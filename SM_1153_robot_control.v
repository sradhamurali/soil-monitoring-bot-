==> flow/design.v <==
module SM_1153_robot_control(
	input clk_50,
	input [11:0]input1,
	input [11:0]input2,
	input [11:0]input3,
	output d_input1,
	output d_input2,
	output d_input3,
	output [7:0]motor_a_t1,
	output [7:0]motor_a_t2,
	output [7:0]motor_b_t1,
	output [7:0]motor_b_t2,
	input signed[7:0]error_node,
	output node_detected_temp,
	output r_node_detected_temp,
	input [5:0]node,
	input left,
	input right,
	input reverse
);
reg node_detected=0;
reg [5:0]count_hold=1;
reg signed [7:0] motor_a_t1_temp=77; 
reg signed [7:0]motor_b_t1_temp=77; 
reg signed[7:0] kp=6; 
reg signed[7:0] kd=1.2; 
reg signed[7:0] ki=0;
reg signed[7:0] error=0;
reg signed[7:0] previous_error=0;
reg signed[7:0] p=0;
reg signed[7:0] i=0;
reg signed[7:0] d=0;
reg signed[7:0] pid_value;
parameter thres_lower=300;
parameter thres_upper=2500;
reg digital_input1;
reg digital_input2;
reg digital_input3;
always@(posedge clk_50)begin
if(input1 < thres_upper)
digital_input1<=1'b1;
else if (input1>=thres_upper) digital_input1<=1'b0;
if(input2<thres_upper)
digital_input2<=1'b1;
else if(input2>=thres_upper) digital_input2<=1'b0;
if(input3<thres_upper)
digital_input3<=1'b1;
else  if (input3>=thres_upper) digital_input3<=1'b0;
end
assign d_input1=digital_input1;
assign d_input2=digital_input2;
assign d_input3=digital_input3;
reg r_node_detected;
always@(posedge clk_50)begin
if(digital_input1==1 && digital_input2==0 && digital_input3==1)begin
error<=0;
node_detected<=0;
end
else if(digital_input1==0 && digital_input2==1 && digital_input3==1)begin
error<=2;
node_detected<=0;
end
else if(digital_input1==1 && digital_input2==1 && digital_input3==0)begin 
error<=-2;
node_detected<=0;
end
else if(digital_input1==0 && digital_input2==0 && digital_input3==0)begin
node_detected<=1;
if(left==1)begin
error<=10;
end
else if(right==1)begin
error<=-10;
end
else error<=0;
end
else if(digital_input1==0 && digital_input2==0 && digital_input3==1)begin
node_detected<=0;
error<=1;
end
else if(digital_input1==1 && digital_input2==0 && digital_input3==0)begin
node_detected<=0;
error<=-1;
end
end
reg signed[7:0]motor_a;
reg signed[7:0]motor_b;
reg signed[7:0]motor_a1=0;
reg signed[7:0]motor_b1=0;
reg [2:0]state=IDLE;
reg [2:0]count_states=0;
parameter IDLE=3'b000;
parameter PID=3'b001;
parameter hold=3'b010;
parameter stop=3'b011;
parameter adjust=3'b100;
reg [31:0]count_delay=0;
reg [31:0]count_delay1=0;
parameter delay1=100000; 
parameter delay=5000;
parameter delay_stop=10;
reg [2:0]count_state1=0;
always@(posedge clk_50)begin
case(state)
IDLE:
	begin
	if(node==22)begin
	state<=stop;
	end
	r_node_detected<=0;
	 if(node_detected==0)begin
	 state<=PID;
	 end
	 else if(node_detected==1 && error==10 || error==-10)begin
	 state<=stop;
	 end
	 else state<=PID;
	end
PID:
	begin
	if(node==22)begin
	state<=node;
	end
	if(node_detected==1 && error ==10 || error==-10)begin
	count_delay<=0;
	state<=stop;
	end
	else begin
	r_node_detected<=0;
	p<=error;
	i<=i+previous_error;
	d<=error-previous_error;
	previous_error<=error;
	pid_value<=kp*p + ki*i+kd*d;
	motor_a<=motor_a_t1_temp-pid_value;
	motor_b<=motor_b_t1_temp+pid_value;
	state<=PID;
	end
	end
adjust:
	begin
	if(count_delay1<=delay1)begin
	count_delay1<=count_delay1+1;
	motor_a<=76;
	motor_b<=76;
	motor_a1<=0;
	motor_b1<=0;
	end
	else if(count_states<=2)begin
	count_states<=count_states+1;
	count_delay1<=0;
	state<=adjust;
	end
	else begin
	state<=hold;
	count_states<=0;
	end
	end
hold:
	begin
	if(count_delay<=delay)
begin
	count_delay<=count_delay+1;
	r_node_detected<=1;
	if(left==1||reverse==1)begin
	motor_a<=0;
	motor_b<=90;
	motor_a1<=90;
	motor_b1<=0;
	end
	else if(right==1)begin
	motor_a<=90;
	motor_b<=0;
	motor_a1<=0;
	motor_b1<=90;
	end
	state<=hold;
end
	else if(d_input1!==0&&d_input2==0&&d_input3==0||count_state1<=count_hold)begin
	count_delay<=0;
	state<=hold;
	count_state1<=count_state1+1;
	end
	else begin
	motor_a<=0;
	motor_b<=0;
	motor_a1<=0;
	motor_b1<=0;
	count_delay<=0;
	r_node_detected<=0;
	state<=IDLE;
	count_delay1<=0;
	count_state1<=0;
	end
	end
stop: 
	begin
	if(count_delay<=delay_stop||node==22)begin
	count_delay<=count_delay+1;
	motor_a<=0;
	motor_b<=0;
	r_node_detected<=1;
	end
	else begin
	count_delay<=0;
	r_node_detected<=0;
	if(left==1||right==1)begin
	count_hold<=1;
	end 
	else if(reverse==1)begin
	count_hold<=6;
	end
	state<=adjust;
	end
	end
endcase
end
assign motor_a_t1=motor_a;
assign motor_b_t1=motor_b;
assign motor_a_t2=motor_a1;
assign motor_b_t2=motor_b1;
assign node_detected_temp=node_detected;
assign r_node_detected_temp=r_node_detected;
endmodule
-- From RTL to reports: SM_1153_robot_control
What the tools print for SM_1153_robot_control, step after step.
Line numbers count from 1 in the design file above.
Operators: Yosys type, input widths -> output width; for muxes data width and select width s.
Library cell names are shortened.
The mark -- stands for no value.
- design top: SM_1153_robot_control
- clock port: clk_50
- library: sky130hd
- corner: tt_025C_1v80

-- Word level
Counts by Yosys on the flattened word-level netlist (proc, flatten, opt, wreduce; memories kept). Register bits leave out memories and registers merged into their read ports (data or address). Print and check cells are left out. Cells with the same type and inputs are merged into one.
- noted reduce/logical cells: 40
- noted bitwise gates (word level): 7
- multiplexer cells at 49
- noted $add $sub $neg: 8
- multipliers: 1
- $lt $le $gt $ge: 11
- equality and inequality tests at 19
- operators with widths (cell ; number):
    $mux 32 ; 7
    $mux 8 ; 18
    $pmux 32 s3 ; 1
    $add 32x1->32 const B ; 2
    $pmux 32 s2 ; 1
    $pmux 8 s4 ; 2
    $ge 12x12->1 const B ; 3
    $lt 12x12->1 const B ; 3
    $le 32x13->1 const B ; 1
    $le 32x17->1 const B ; 1
    $le 32x4->1 const B ; 1
    $pmux 8 s2 ; 2
    $mul 3x8->7 const A ; 1
    $ne 2x2->1 const B ; 8
    $eq 8x5->1 const B ; 2
    $pmux 3 s5 ; 1
    $logic_and 1x1->1 ; 13
    $reduce_bool 4->1 ; 3
    $mux 3 ; 4
    $reduce_bool 5->1 ; 2
    $mux 2 ; 5
    $reduce_and 3->1 ; 3
    $reduce_and 2->1 ; 4
    $reduce_and 4->1 ; 2
    $add 8x8->8 ; 1
    $sub 8x8->8 ; 1
    $add 8x8->8 const A ; 1
    $sub 8x8->8 const A ; 1
Other operator kinds: 20; their cells: 41.
- input bits at 54
- output and inout bits: 37
- register bits after elaboration at 145

-- Logic depth
Depth = most cells in a row (Yosys ltp): at word level without a register or memory, in the mapped netlist without a sequential cell, where the memories' decode and read muxes count.
- depth after elaboration: 8
- ABC_AREA at 0
- mapped depth at 10
- depth with buffers taken out at 10

-- Mapped cells and area
Source: synth_stat.txt of the flow (Yosys; design flattened, memories mapped). It holds for the ABC_AREA given above (unset counts as 0); a run with the other value may have another netlist.
The area totals of this step are shown rounded.
- flip-flops: 121
- chip area (Yosys): 0.00692 mm^2
- noted area of sequential cells: 0.00355 mm^2
- cell count at 621
- cells by type (cell type ; number ; total area (um^2)):
    edfxtp_1 ; 113 ; 3.39E+03
    ha_1 ; 31 ; 387.872
    xnor2_1 ; 31 ; 271.51
    xor2_1 ; 30 ; 262.752
    nor2_1 ; 48 ; 180.173
    nand2_1 ; 44 ; 165.158
    dfxtp_1 ; 8 ; 160.154
    a211oi_1 ; 20 ; 150.144
    buf_4 ; 18 ; 135.13
    o21ai_0 ; 27 ; 135.13
    inv_1 ; 34 ; 127.622
    a21oi_1 ; 23 ; 115.11
    nand3_1 ; 23 ; 115.11
    nor4_1 ; 16 ; 100.096
    nand4_1 ; 15 ; 93.84
    buf_6 ; 7 ; 78.826
    a211oi_2 ; 6 ; 75.072
    nor3_1 ; 13 ; 65.062
Other cell types: 43; their cells: 114.

-- Worst setup path after synthesis
OpenSTA on the mapped netlist: ideal clock, no wires. The path of least setup slack (recovery checks aside). Input and output delay are each 20% of the period. Register names are those of the netlist, which keeps one name where synthesis merged equal registers.
- path kind: flip-flop to flip-flop
- from: register count_delay[0]
- to: register motor_a[1]
- noted setup slack: 560 ps
- period: 4050 ps
- setup time at 426 ps
- required time: 3624 ps
- stages on the path: 8
- path delay: 3491 ps
- launch time at the first pin: 0 ps
- arrival time: 3065 ps
- buffers on the path at 0
- period reached after synthesis: 3490 ps
"path delay" = arrival - input delay + setup time.
"stages on the path" counts driving pins, that of a launching flip-flop among them; a cell with two outputs on the path counts twice.
"period reached after synthesis" is the clock period less the worst setup slack; recovery checks do not enter. This is arithmetic on one report: input and output delays are still those of the set period (20% each).
Between the ends stands the longest chain of elaborated cells between them, by number of cells; it is not shown to be the way that was timed. Of several equally long chains one is given.
Each line given opens the expression or statement behind the cell; cells for indexed reads and writes are added by Yosys, which also makes memories of some case tables.
A register here has more assigning lines than the two given.
Only ways into the end's enable, where the timed path ends, are counted here.
- path through: edfxtp_1 -> inv_1 -> ha_1 -> and3b_2 -> nand4_1 -> a311oi_4 -> nor3_1 -> nor4_1
- cells in the longest elaborated chain: 4
- noted elaborated cells on any way between the ends: 7
- ends and longest elaborated chain, after synthesis (element ; RTL line ; source):
    start: declaration ; 97 ; reg [31:0]count_delay=0;
    start: assignment ; 163 ; count_delay<=count_delay+1;
    start: assignment ; 199 ; count_delay<=count_delay+1;
    $le 32x4->1 ; 198 ; if(count_delay<=delay_stop||node==22)begin
    $logic_or 1x1->1 ; 198 ;
    $ne 2x2->1 ; -- ;
    $reduce_and 6->1 ; -- ;
    end: assignment ; 135 ; motor_a<=motor_a_t1_temp-pid_value;
    end: assignment ; 200 ; motor_a<=0;
    end: declaration ; 86 ; reg signed[7:0]motor_a;

-- Worst path after layout
From the final timing report of flow run A: the path of least setup slack in the routed layout; clock arrival at registers is part of the times.
The report prints the path's times to 10 ps; the period is as set.
- path kind: flip-flop to flip-flop
- from: register count_delay[20]
- to: register motor_b[6]
- setup time at 300 ps
- arrival time: 3050 ps
- required time: 3600 ps
- launch time at the first pin: 430 ps
- stages on the path: 7
- buffers on the path at 1
- period: 3470 ps
- noted setup slack: 540 ps
Between the ends stands the longest chain of elaborated cells between them, by number of cells; it is not shown to be the way that was timed. Of several equally long chains one is given.
A register here has more assigning lines than the two given.
Only ways into the end's enable, where the timed path ends, are counted here.
- path through: edfxtp_1 -> nor4_1 -> nand4_1 -> a311oi_4 -> nor3_1 -> nor4_4 -> buf_4
- cells in the longest elaborated chain: 4
- noted elaborated cells on any way between the ends: 7
- ends and longest elaborated chain, after layout (element ; RTL line ; source):
    start: declaration ; 97 ; reg [31:0]count_delay=0;
    start: assignment ; 163 ; count_delay<=count_delay+1;
    start: assignment ; 199 ; count_delay<=count_delay+1;
    $le 32x4->1 ; 198 ; if(count_delay<=delay_stop||node==22)begin
    $logic_or 1x1->1 ; 198 ;
    $ne 2x2->1 ; -- ;
    $reduce_and 6->1 ; -- ;
    end: assignment ; 136 ; motor_b<=motor_b_t1_temp+pid_value;
    end: assignment ; 201 ; motor_b<=0;
    end: declaration ; 87 ; reg signed[7:0]motor_b;

Memo
Re: implementation data of SM_1153_robot_control

Stored flow runs of SM_1153_robot_control (2 of them; Yosys, OpenROAD, sky130hd). They differ in their settings and are not a sequence. Constraints: input delay and output delay 20% of the set period each, output load 0.01 pF.
"period reached" is the run's clock period less its worst setup slack. It is reckoned from that one timing run; input and output delays stay at 20% of the period that was set.
"time of the worst setup path": the worst setup path's part of the clock period (all of it between registers, 20% less for each end at a port) less its slack. A launch clock that arrives late makes it longer, a capture clock that arrives late makes it shorter.
"total power after layout" rests on the timing tool's default activity at the inputs, not on a simulated workload.
"time of the worst setup path" is given in steps of 10 ps.
The results are shown rounded.

Flow run A

==> flow/run.sh <==
#!/bin/bash
# the make line also repeats the synthesis and layout settings of config.mk as NAME=value (left out here)
make -C /OpenROAD-flow-scripts/flow DESIGN_CONFIG=/design/flow/config.mk WORK_HOME=/design/flow/orfs CLKGATE_MAP_FILE= finish
==> flow/config.mk <==
export PLATFORM = sky130hd
export DESIGN_NAME = SM_1153_robot_control
export DESIGN_NICKNAME = SM_1153_robot_control
export VERILOG_FILES = /design/flow/design.v
export SDC_FILE = /design/flow/constraint.sdc
export NUM_CORES = 4
export LEC_CHECK = 0
export CAP_MARGIN = 35
export CELL_PAD_IN_SITES_DETAIL_PLACEMENT = 1
export CORE_ASPECT_RATIO = 1.7
export CORE_MARGIN = 2
export CORE_UTILIZATION = 25
export CTS_CLUSTER_SIZE = 57
export MAX_ROUTING_LAYER = met5
export MIN_ROUTING_LAYER = met2
export PLACE_DENSITY_LB_ADDON = 0.13
export SLEW_MARGIN = 35
==> flow/constraint.sdc <==
create_clock -name core_clock -period 3.47 [get_ports {clk_50}]
set_input_delay 0.6940 -clock core_clock [delete_from_list [all_inputs] [get_ports {clk_50}]]
set_output_delay 0.6940 -clock core_clock [all_outputs]
set_load 0.01 [all_outputs]

Measured in flow run A:
- area of the standard cells in the finished layout at 0.00853 mm^2
- noted the total power after layout: 6.72 mW
- period reached at 2927 ps
- noted the die size: 0.0291 mm^2
- time of the worst setup path at 2930 ps
- worst setup path type: flip-flop to flip-flop
- total negative slack: 0 ps
- noted the utilization of the finished layout: 0.313
- worst setup slack after layout at 543 ps
- worst hold slack after layout at 422 ps
- mapped cell area after synthesis: 0.00692 mm^2

Flow run B

==> flow/run.sh <==
#!/bin/bash
# the make line also repeats the synthesis and layout settings of config.mk as NAME=value (left out here)
make -C /OpenROAD-flow-scripts/flow DESIGN_CONFIG=/design/flow/config.mk WORK_HOME=/design/flow/orfs CLKGATE_MAP_FILE= finish
==> flow/config.mk <==
export PLATFORM = sky130hd
export DESIGN_NAME = SM_1153_robot_control
export DESIGN_NICKNAME = SM_1153_robot_control
export VERILOG_FILES = /design/flow/design.v
export SDC_FILE = /design/flow/constraint.sdc
export NUM_CORES = 4
export LEC_CHECK = 0
export CAP_MARGIN = 20
export CORE_ASPECT_RATIO = 0.65
export CORE_MARGIN = 4
export CORE_UTILIZATION = 27
export CTS_CLUSTER_SIZE = 74
export GPL_TIMING_DRIVEN = 0
export PLACE_DENSITY_LB_ADDON = 0.23
export SLEW_MARGIN = 20
==> flow/constraint.sdc <==
create_clock -name core_clock -period 3.15 [get_ports {clk_50}]
set_input_delay 0.6300 -clock core_clock [delete_from_list [all_inputs] [get_ports {clk_50}]]
set_output_delay 0.6300 -clock core_clock [all_outputs]
set_load 0.01 [all_outputs]

Measured in flow run B:
- mapped cell area after synthesis: 0.00692 mm^2
- worst hold slack after layout at 437 ps
- noted the utilization of the finished layout: 0.357
- period reached at 3036 ps
- worst setup slack after layout at 114 ps
- time of the worst setup path at 3040 ps
- worst setup path type: flip-flop to flip-flop
- area of the standard cells in the finished layout at 0.00885 mm^2
- total negative slack: 0 ps
- noted the total power after layout: 7.69 mW
- noted the die size: 0.0283 mm^2
