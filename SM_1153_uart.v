==> flow/design.v <==
module SM_1153_uart(
	input clk_50M,	 
	output tx,
	input flag,
	input red,
	input green,
	input blue
);
parameter IDLE=3'b000;
parameter tx_start_bit=3'b001;
parameter tx_data_bit=3'b011;
parameter tx_stop_bit=3'b100;
parameter cleanup=3'b101;
parameter rest=3'b110;
parameter clks_per_bit=434;
reg [1:0]colour_temp;
reg counter=0;
reg [2:0]count_colors=1;
reg[2:0]r_state=IDLE;
reg[9:0]r_clock_count=0;
reg[9:0]r_clock_count1=0;
reg[2:0]r_bit_index=0;
reg[7:0]r_data_bits=0;
reg[4:0]next=5'b000;
reg tx_serial;
always@(posedge clk_50M)
begin
if(count_colors==4)
		count_colors<=1;
case(r_state)
IDLE:
	begin
		r_clock_count=0;
		if(r_clock_count1<clks_per_bit-1)
		begin
		r_clock_count1<=r_clock_count1+1'b1;
		r_state<=IDLE;
		r_bit_index=0;
		tx_serial<=1'b1;
		end
		else if(next<=11 && counter==0 && flag==1)
		begin
		r_state<=tx_start_bit;
		end
		else if(counter==1)begin
		r_state<=rest;
		end
		else 
		r_state<=IDLE;
		end
tx_start_bit:
	begin 
		tx_serial<=0;
		if(r_clock_count<clks_per_bit-1)
		begin
			r_clock_count<=r_clock_count+1'b1;
			r_state<=tx_start_bit;
			end
			else
			begin
			r_clock_count<=0;
			r_state<=tx_data_bit;
			if(next==0)r_data_bits=8'b01010011;
			else if(next==1)r_data_bits=8'b01001001; 
			else if(next==2)r_data_bits=8'b00101101;
			else if(next==3)begin
			r_data_bits=8'b01010011;
			end
			else if(next==4)begin
			r_data_bits=8'b01001001;
			end
			else if(next==5)begin
			r_data_bits=8'b01001101;
			end
			else if(next==6)begin
			if(count_colors==1)
			r_data_bits=8'b00110001;
			else if(count_colors==2)
			r_data_bits=8'b00110010;
			else if(count_colors==3)
			r_data_bits=8'b00110011;
			end
			else if(next==7)begin
			r_data_bits=8'b00101101;
			end
			else if(next==8)begin
			if(red==1)begin
			r_data_bits=8'b01010000;
			end
			else if(green==1)begin
			r_data_bits=8'b01001110;
			end
			else if(blue==1)begin
			r_data_bits=8'b01010111;
			end
			end
			else if(next==9)begin
			r_data_bits=8'b00101101;
			end
			else if(next==10)begin
			r_data_bits=8'b00100011;
			end
			else if(next==11)begin
			r_data_bits=8'b00001010;
			counter<=counter+1;
			count_colors<=count_colors+1;
			if(count_colors==0)
			count_colors<=1;
			end
			else r_data_bits=0;
			end
			end
tx_data_bit:
	begin
		tx_serial<=r_data_bits[r_bit_index];
		if(r_clock_count<clks_per_bit-1)
		begin
			r_clock_count<=r_clock_count+1'b1;
			r_state<=tx_data_bit;
		end
		else 
		begin
			if(r_bit_index==7)
			begin
				r_clock_count<=0;
				r_state<=tx_stop_bit;
			end
			else
			begin
				r_clock_count<=0;
				r_state<=tx_data_bit;
				r_bit_index<=r_bit_index+1'b1;
			end
			end
			end
tx_stop_bit:
	begin
	tx_serial<=1;
	if(r_clock_count<2*(clks_per_bit)-3)
	begin
		r_clock_count<=r_clock_count+1'b1;
		r_state<=tx_stop_bit;
	end
	else 
	begin
	r_state<=cleanup;
	end
	end
cleanup:
	begin
		r_clock_count<=0;
		r_bit_index<=0;
		r_state<=IDLE;
		next=next+1'b1;
	end
rest:
begin
	if(flag==0)begin
	counter<=0;
	next<=0;
	r_state<=IDLE;
	end
	else r_state<=rest;
end
default:
	begin
		r_state<=IDLE;
		end
endcase
end
		assign tx=tx_serial;
endmodule
### Step by step through the tools: SM_1153_uart

Tool output for the design above, in the order of the flow.
Line numbers count from 1 in the design file above.
Operators: Yosys type, input widths -> output width; for muxes data width and select width s.
Cell names lack the library's common part.
Not given: --

| set-up | value |
|---|---|
| top module | SM_1153_uart |
| clock port | clk_50M |
| cell library | sky130hd |
| timing corner | tt_025C_1v80 |

### After elaboration

Yosys after proc, flatten, opt, wreduce and memory -nomap, before mapping. Memory bits, and registers merged into a memory's read port (data or address), are not among the register bits. Print and check cells are not counted. Equal cells are merged and count once.

| bit counts | value |
|---|---|
| register bits | 44 |

| cells by class | value |
|---|---|
| shift-type cells | 1 |
| reduce/logical cells | 21 |
| $add $sub $neg | 6 |
| multiplexer cells | 68 |
| equality and inequality tests | 41 |
| bitwise gates (word level) | 2 |
| $lt $le $gt $ge | 4 |

Operators by type and width:

| cell | number |
|---|---|
| $mux 3 | 25 |
| $mux 8 | 9 |
| $ne 2x2->1 const B | 18 |
| $pmux 10 s3 | 1 |
| $mux 7 | 4 |
| $add 10x1->10 const B | 2 |
| $lt 10x9->1 const B | 2 |
| $eq 5x3->1 const B | 4 |
| $eq 5x4->1 const B | 4 |
| $mux 10 | 2 |
| $mux 1 | 16 |
| $reduce_and 15->1 | 1 |
| $eq 3x3->1 const B | 5 |
| $pmux 3 s5 | 1 |
| $ne 12x12->1 const B | 1 |
| $mux 6 | 2 |
| $lt 10x10->1 const B | 1 |
| $ne 10x7->1 const B | 1 |
| $eq 5x2->1 const B | 2 |
| $pmux 5 s2 | 1 |
| $mux 5 | 2 |
| $eq 3x2->1 const B | 3 |
| $pmux 3 s3 | 1 |
| $reduce_and 2->1 | 4 |
| $reduce_and 4->1 | 2 |
| $reduce_bool 4->1 | 2 |
| $shiftx 8x3->1 | 1 |
| $reduce_or 2->1 | 3 |

Not listed: further kinds 17, cells in them 23.

### Longest topological paths

Depth = most cells in a row (Yosys ltp): at word level without a register or memory, in the mapped netlist without a sequential cell, where the memories' decode and read muxes count.

| depth | value |
|---|---|
| word-level depth | 16 |
| ABC_AREA | 1 |
| gate-level depth with buffers | 11 |
| mapped depth without buffers | 11 |

### Synthesis result

The flow's flattened synthesis, as Yosys stat reports it; memories are mapped. The netlist is that of the ABC_AREA named above (0 if unset); the other value can give another one.

Cell types:

| type | number |
|---|---|
| edfxtp_1 | 37 |
| nand2_1 | 76 |
| inv_1 | 61 |
| nor2_1 | 57 |
| ha_1 | 16 |
| dfxtp_1 | 6 |
| a21oi_1 | 23 |
| nand3_1 | 22 |
| o21ai_0 | 15 |
| xor2_1 | 8 |
| nor3_1 | 8 |
| nand2_2 | 6 |
| nor2_2 | 5 |
| xnor2_1 | 3 |
| nor2_4 | 2 |
| inv_2 | 5 |
| or2_2 | 3 |
| nor3_4 | 1 |

Other cell types: 6; their cells: 7.

| mapped netlist | value |
|---|---|
| sequential part of the area | 1231.2 sq um |
| flip-flops | 43 |
| chip area (Yosys) | 2792.7 sq um |
| cells in the netlist | 361 |

### Path before layout

Path of least setup slack by OpenSTA after synthesis, without wires, with an ideal clock, recovery checks aside; 20% of the period is set as input and as output delay. Where synthesis merged equal registers, the netlist keeps one of their names.

| path after synthesis | value |
|---|---|
| path type | reg-to-reg |
| start point | register next[0] |
| end point | register r_data_bits[0] |
| driving pins on the path | 9 |
| arrival | 1.793 ns |
| path delay | 2.176 ns |
| time at the first pin | 0.000 ns |
| buffers on the path | 0 |
| slack | 1.134 ns |
| required time | 2.927 ns |
| setup time | 0.383 ns |
| clock period | 3.31 ns |
| period reached after synthesis | 2.176 ns |

"path delay" = arrival - input delay + setup time.
"driving pins on the path": output pins that drive a net of the path, with the launching flip-flop's if there is one; two outputs of one cell count as two.
"period reached after synthesis" is the clock period less the worst setup slack; recovery checks do not enter. This is arithmetic on one report: input and output delays are still those of the set period (20% each).
Between the ends stands the longest chain of elaborated cells between them, by number of cells; it is not shown to be the way that was timed. Of several equally long chains one is given.
Each line given opens the expression or statement behind the cell; cells for indexed reads and writes are added by Yosys, which also makes memories of some case tables.
A register here has more assigning lines than the two given.
The path ends at the enable pin of a flip-flop; only ways to that pin are counted.

| between the ends, after synthesis | value |
|---|---|
| cells stage by stage | edfxtp_1 > inv_1 > ha_1 > inv_1 > nor2_1 > o21ai_2 > nand2_2 > nor2_2 > a211oi_1 |
| length of the longest elaborated chain | 3 |
| elaborated cells on any way between the ends | 12 |
| RTL lines with such cells | 9 |

RTL lines, path after synthesis:

| item | line | RTL |
|---|---|---|
| from (decl) | 24 | `reg[4:0]next=5'b000;` |
| from (assign) | 154 | `next=next+1'b1;` |
| from (assign) | 160 | `next<=0;` |
| $logic_not 5->1 | 63 | `if(next==0)r_data_bits=8'b01010011;` |
| $ne 10x7->1 | -- |  |
| $reduce_and 4->1 | -- |  |
| to (assign) | 63 |  |
| to (assign) | 64 | `else if(next==1)r_data_bits=8'b01001001;` |
| to (decl) | 23 | `reg[7:0]r_data_bits=0;` |

### Path in the finished layout

Path of least setup slack in the final report of stored run 1 (OpenROAD, finished layout, wires in). Where an end is a register, its clock arrival counts in the times.

| path after layout | value |
|---|---|
| path type | reg-to-reg |
| start point | register next[0] |
| end point | register r_data_bits[3] |
| driving pins on the path | 10 |
| arrival | 1.87 ns |
| required time | 1.76 ns |
| time at the first pin | 0.29 ns |
| clock period | 1.75 ns |
| setup time | 0.28 ns |
| buffers on the path | 1 |
| slack | -0.12 ns |

Between the ends stands the longest chain of elaborated cells between them, by number of cells; it is not shown to be the way that was timed. Of several equally long chains one is given.
A register here has more assigning lines than the two given.
The path ends at the enable pin of a flip-flop; only ways to that pin are counted.

| between the ends, after layout | value |
|---|---|
| cells stage by stage | edfxtp_1 > inv_2 > ha_2 > nand2_2 > nor2_4 > nor2_4 > nand2_2 > nor2_4 > a211oi_4 > buf_6 |
| length of the longest elaborated chain | 3 |
| elaborated cells on any way between the ends | 12 |
| RTL lines with such cells | 9 |

RTL lines, path after layout:

| item | line | RTL |
|---|---|---|
| from (decl) | 24 | `reg[4:0]next=5'b000;` |
| from (assign) | 154 | `next=next+1'b1;` |
| from (assign) | 160 | `next<=0;` |
| $logic_not 5->1 | 63 | `if(next==0)r_data_bits=8'b01010011;` |
| $ne 10x7->1 | -- |  |
| $reduce_and 4->1 | -- |  |
| to (assign) | 63 |  |
| to (assign) | 64 | `else if(next==1)r_data_bits=8'b01001001;` |
| to (decl) | 23 | `reg[7:0]r_data_bits=0;` |

Appendix: measured runs

2 stored runs of SM_1153_uart in the flow (synthesis by Yosys, layout by OpenROAD, sky130hd cells), in arbitrary order. Constraints: input delay and output delay 20% of the set period each, output load 0.01 pF.
By "reached clock period" is meant the clock period of the run minus its worst setup slack. This is arithmetic on one report: input and output delays are still those of the set period (20% each).
"power consumption": no workload was simulated; the value follows from the tool's default switching activity.

#### Stored run 1

| setting | value |
|---|---|
| period_ns | `1.75` |
| CORE_UTILIZATION | `18` |
| SETUP_SLACK_MARGIN | `-0.06` |
| CORE_ASPECT_RATIO | `0.69` |
| ABC_AREA | `1` |
| GPL_TIMING_DRIVEN | `1` |
| CTS_CLUSTER_SIZE | `28` |
| CAP_MARGIN | `15` |
| SLEW_MARGIN | `5` |
| MIN_ROUTING_LAYER | `met1` |
| CORE_MARGIN | `2` |

| result | value |
|---|---|
| Yosys chip area after synthesis | 2792.7 sq um |
| die size | 16544.2 sq um |
| standard-cell area of the final layout | 3677.3 sq um |
| setup slack of the critical path | -0.115 ns |
| summed negative setup slack | -0.805 ns |
| lowest hold slack | 0.596 ns |
| power consumption | 2028 uW |
| reached clock period | 1.865 ns |

#### Stored run 2

| setting | value |
|---|---|
| period_ns | `3.77` |
| CORE_UTILIZATION | `70` |
| SETUP_SLACK_MARGIN | `0.2` |
| PLACE_DENSITY_LB_ADDON | `0.29` |
| CELL_PAD_IN_SITES_GLOBAL_PLACEMENT | `1` |
| GPL_TIMING_DRIVEN | `1` |
| GPL_ROUTABILITY_DRIVEN | `0` |
| CAP_MARGIN | `5` |
| SLEW_MARGIN | `35` |
| CORE_MARGIN | `2` |

Incomplete, placement halted on FLW-0024.
